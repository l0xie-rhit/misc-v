==> flow/design.v <==
module MEM_WB(
    input [0:0] IRegWrite,
    input [1:0] IRegStore,
    input [15:0] IPCP2,
    input [15:0] IALUResult,
    input [15:0] IStoreMem,
    input [2:0] IRd,
    input CLK,
    input Reset,
    input RegWrite,
    output reg[0:0] ORegWrite,
    output reg[1:0] ORegStore,
    output reg[15:0] OPCP2,
    output reg[15:0] OALUResult,
    output reg[15:0] OStoreMem,
    output reg[2:0] ORd
);
always @ (posedge(CLK))
begin
    if (Reset != 1) begin
        if(RegWrite == 1) begin
            ORegWrite = IRegWrite;
            ORegStore = IRegStore;
            OPCP2 = IPCP2;
            OALUResult = IALUResult;
            OStoreMem = IStoreMem;
            ORd = IRd;
        end
    end else begin 
            ORegWrite = 0;
            ORegStore = 0;
            OPCP2 = 0;
            OALUResult = 0;
            OStoreMem = 0;
            ORd = 0;
    end
end
endmodule
module Write_Stage(
    input reset,
    input clk,
    input RegWrite,
    input [1:0] RegStore,
    input [15:0] IPCP2,
    input [15:0] ALUResult,
    input [15:0] StoreMem,
    input [2:0] rdWB,
    output [15:0] loadData,
    output [2:0] loadAddr,
    output [0:0] regWriteOut
);
wire [15:0] StoreMemCon;
wire [15:0] ALUResultCon;
wire [1:0] RegStoreCon;
wire [15:0] PCP2Con;
MEM_WB MEMWBRB(
    .IRegWrite(RegWrite),
    .IRegStore(RegStore),
    .IPCP2(IPCP2),
    .IALUResult(ALUResult),
    .IStoreMem(StoreMem),
    .IRd(rdWB),
    .CLK(clk),
    .Reset(reset),
    .RegWrite(1'b1),
    .ORegWrite(regWriteOut),
    .ORegStore(RegStoreCon),
    .OPCP2(PCP2Con),
    .OALUResult(ALUResultCon),
    .OStoreMem(StoreMemCon),
    .ORd(loadAddr)
);
mux16b4 RegStoreMux(
    .a(StoreMemCon),
    .b(ALUResultCon),
    .c(PCP2Con),
    .d(16'b0),
    .s(RegStoreCon),
    .r(loadData)
);
endmodule
module mux16b4(
    input[15:0] a,
    input[15:0] b,
    input[15:0] c,
    input[15:0] d,
    input[1:0] s,
    output[15:0] r
    );
assign r = s[1] ? (s[0] ? d : c) : (s[0] ? b : a); 
endmodule
======== Tool chain data of Write_Stage ========
The steps from the RTL of Write_Stage to its reports follow in flow order.
Line numbers count from 1 in the design file above.
Cell names lack the library's common part.
The mark n/a stands for no value.
design
  design top .............................. Write_Stage
  clock ................................... clk
  library ................................. sky130hd
  corner .................................. tt_025C_1v80

======== Word level ========
Yosys after proc, flatten, opt, wreduce and memory -nomap, before mapping. Enables and synchronous resets that opt folds into registers are not counted as muxes. Memory bits, and registers merged into a memory's read port (data or address), are not among the register bits. Print and check cells are not counted. Equal cells are merged and count once.
storage and ports
  input bits .............................. 56
  word-level cells ........................ 9
  bits in registers ....................... 54
operators by class
  muxes and demuxes ....................... 3
operators by type and width
  kind                number
  16-bit two-way mux  3

======== Logic depth ========
Longest topological path by Yosys (ltp), each cell counted once; first at word level (registers and memories cut), then after technology mapping (sequential cells cut; the memories' decode and read muxes count).
logic depth
  word-level depth ........................ 2
  ABC_AREA ................................ 1
  depth in mapped cells ................... 6

======== Netlist ========
Source: synth_stat.txt of the flow (Yosys; design flattened, memories mapped). It holds for the ABC_AREA given above (unset counts as 0); a run with the other value may have another netlist.
mapped netlist
  buffer cells ............................ 11
  mapped cells ............................ 288
  cell area after synthesis ............... 2033.2 um2
  flip-flops .............................. 54
cells by type
  cell type  number
  dfxtp_1    54
  inv_1      86
  nand2_1    64
  nor2_1     54
  nand3_1    16
  buf_2      7
  buf_6      3
  nor2_8     1
  buf_4      1
  inv_4      1
  inv_2      1

======== Worst setup path after synthesis ========
OpenSTA on the mapped netlist: ideal clock, no wires. The path of least setup slack (recovery checks aside). Input and output delay are each 20% of the period. Register names are those of the netlist, which keeps one name where synthesis merged equal registers.
timing after synthesis
  path kind ............................... flip-flop to output port
  start ................................... register MEMWBRB.ORegStore[0]
  end ..................................... output port loadData[10]
  data arrival time ....................... 0.826 ns
  stages .................................. 6
  time at the first pin ................... 0.000 ns
  buffers on the path ..................... 2
  delay of the path ....................... 0.826 ns
  required time ........................... 1.248 ns
  path slack .............................. 0.422 ns
  period .................................. 1.56 ns
  external output delay ................... 0.312 ns
  period reached after synthesis .......... 1.138 ns
"delay of the path" = arrival - input delay + setup time.
A path that ends at an output port has no setup time.
"stages": output pins that drive a net of the path, with the launching flip-flop's if there is one; two outputs of one cell count as two.
"period reached after synthesis" = period - worst setup slack (recovery checks aside). The figure is calculated, with input and output delays left at 20% of the set period.
The rows between start and end are the longest chain of elaborated cells between them; the timing report does not say that the signal goes this way. Where chains are equally long, one stands for them.
Each line given opens the expression or statement behind the cell; cells for indexed reads and writes are added by Yosys, which also makes memories of some case tables.
between the ends, after synthesis
  cells stage by stage .................... dfxtp_1 -> buf_6 -> nor2_8 -> buf_6 -> nand2_1 -> nand2_1
  length of the longest elaborated chain .. 2
  elaborated cells between the ends (all ways) .. 3
ends and longest elaborated chain, after synthesis
  element                          line  source
  from (decl)                      12    output reg[1:0] ORegStore,
  from (assign)                    23    ORegStore = IRegStore;
  from (assign)                    31    ORegStore = 0;
  16-bit two-way mux (2 in a row)  90    assign r = s[1] ? (s[0] ? d : c) : (s[0] ? b : a);
  to (decl)                        48    output [15:0] loadData,

======== Timing after layout ========
From the final timing report of record 2: the path of least setup slack in the routed layout; clock arrival at registers is part of the times.
timing post-layout
  path kind ............................... flip-flop to output port
  start ................................... register MEMWBRB.ORegStore[0]
  end ..................................... output port loadData[3]
  data arrival time ....................... 1.25 ns
  time at the first pin ................... 0.28 ns
  path slack .............................. -0.20 ns
  required time ........................... 1.05 ns
  external output delay ................... 0.26 ns
  buffers on the path ..................... 3
  period .................................. 1.31 ns
  stages .................................. 7
The rows between start and end are the longest chain of elaborated cells between them; the timing report does not say that the signal goes this way. Where chains are equally long, one stands for them.
between the ends, post-layout
  cells stage by stage .................... dfxtp_4 -> nor2_8 -> buf_6 -> buf_6 -> nand2_2 -> nand2_1 -> buf_2
  length of the longest elaborated chain .. 2
  elaborated cells between the ends (all ways) .. 3
ends and longest elaborated chain, post-layout
  element                          line  source
  from (decl)                      12    output reg[1:0] ORegStore,
  from (assign)                    23    ORegStore = IRegStore;
  from (assign)                    31    ORegStore = 0;
  16-bit two-way mux (2 in a row)  90    assign r = s[1] ? (s[0] ? d : c) : (s[0] ? b : a);
  to (decl)                        48    output [15:0] loadData,

Below are 2 stored runs of the flow (Yosys, OpenROAD; platform sky130hd) on Write_Stage, each with its settings and what was measured, unordered. Constraints: input delay and output delay 20% of the set period each, output load 0.01 pF.
"time on the worst setup path" means the part of the period allowed to the worst setup path (the constraints hold back 20% at inputs and 20% at outputs) less its slack; where the path has registers, the arrival times of their clocks count too.
"total power after layout" is the tool's figure for a default switching activity; nothing was simulated.

---- record 1 ----
settings
  period_ns = 1.19
  CORE_UTILIZATION = 62
  CAP_MARGIN = 20
  CORE_MARGIN = 2
  SLEW_MARGIN = 20
results
  stopped before the end: clock tree synthesis reported DPL-0033

---- record 2 ----
settings
  period_ns = 1.31
  CORE_UTILIZATION = 26
  PLACE_DENSITY_LB_ADDON = 0.18
  CORE_ASPECT_RATIO = 1.68
  ABC_AREA = 1
  GPL_TIMING_DRIVEN = 1
  MIN_ROUTING_LAYER = met2
  CAP_MARGIN = 20
  CORE_MARGIN = 2
  SLEW_MARGIN = 20
results
  synthesized cell area ................... 2033.2 um2
  area inside the die boundary ............ 8567.3 um2
  standard-cell area after routing ........ 3075.4 um2
  smallest setup slack .................... -0.200 ns
  post-route setup TNS .................... -2.498 ns
  worst hold slack after layout ........... 0.423 ns
  total power after layout ................ 0.003541 W
  time on the worst setup path ............ 1.25 ns
  worst path kind ......................... flip-flop to output port
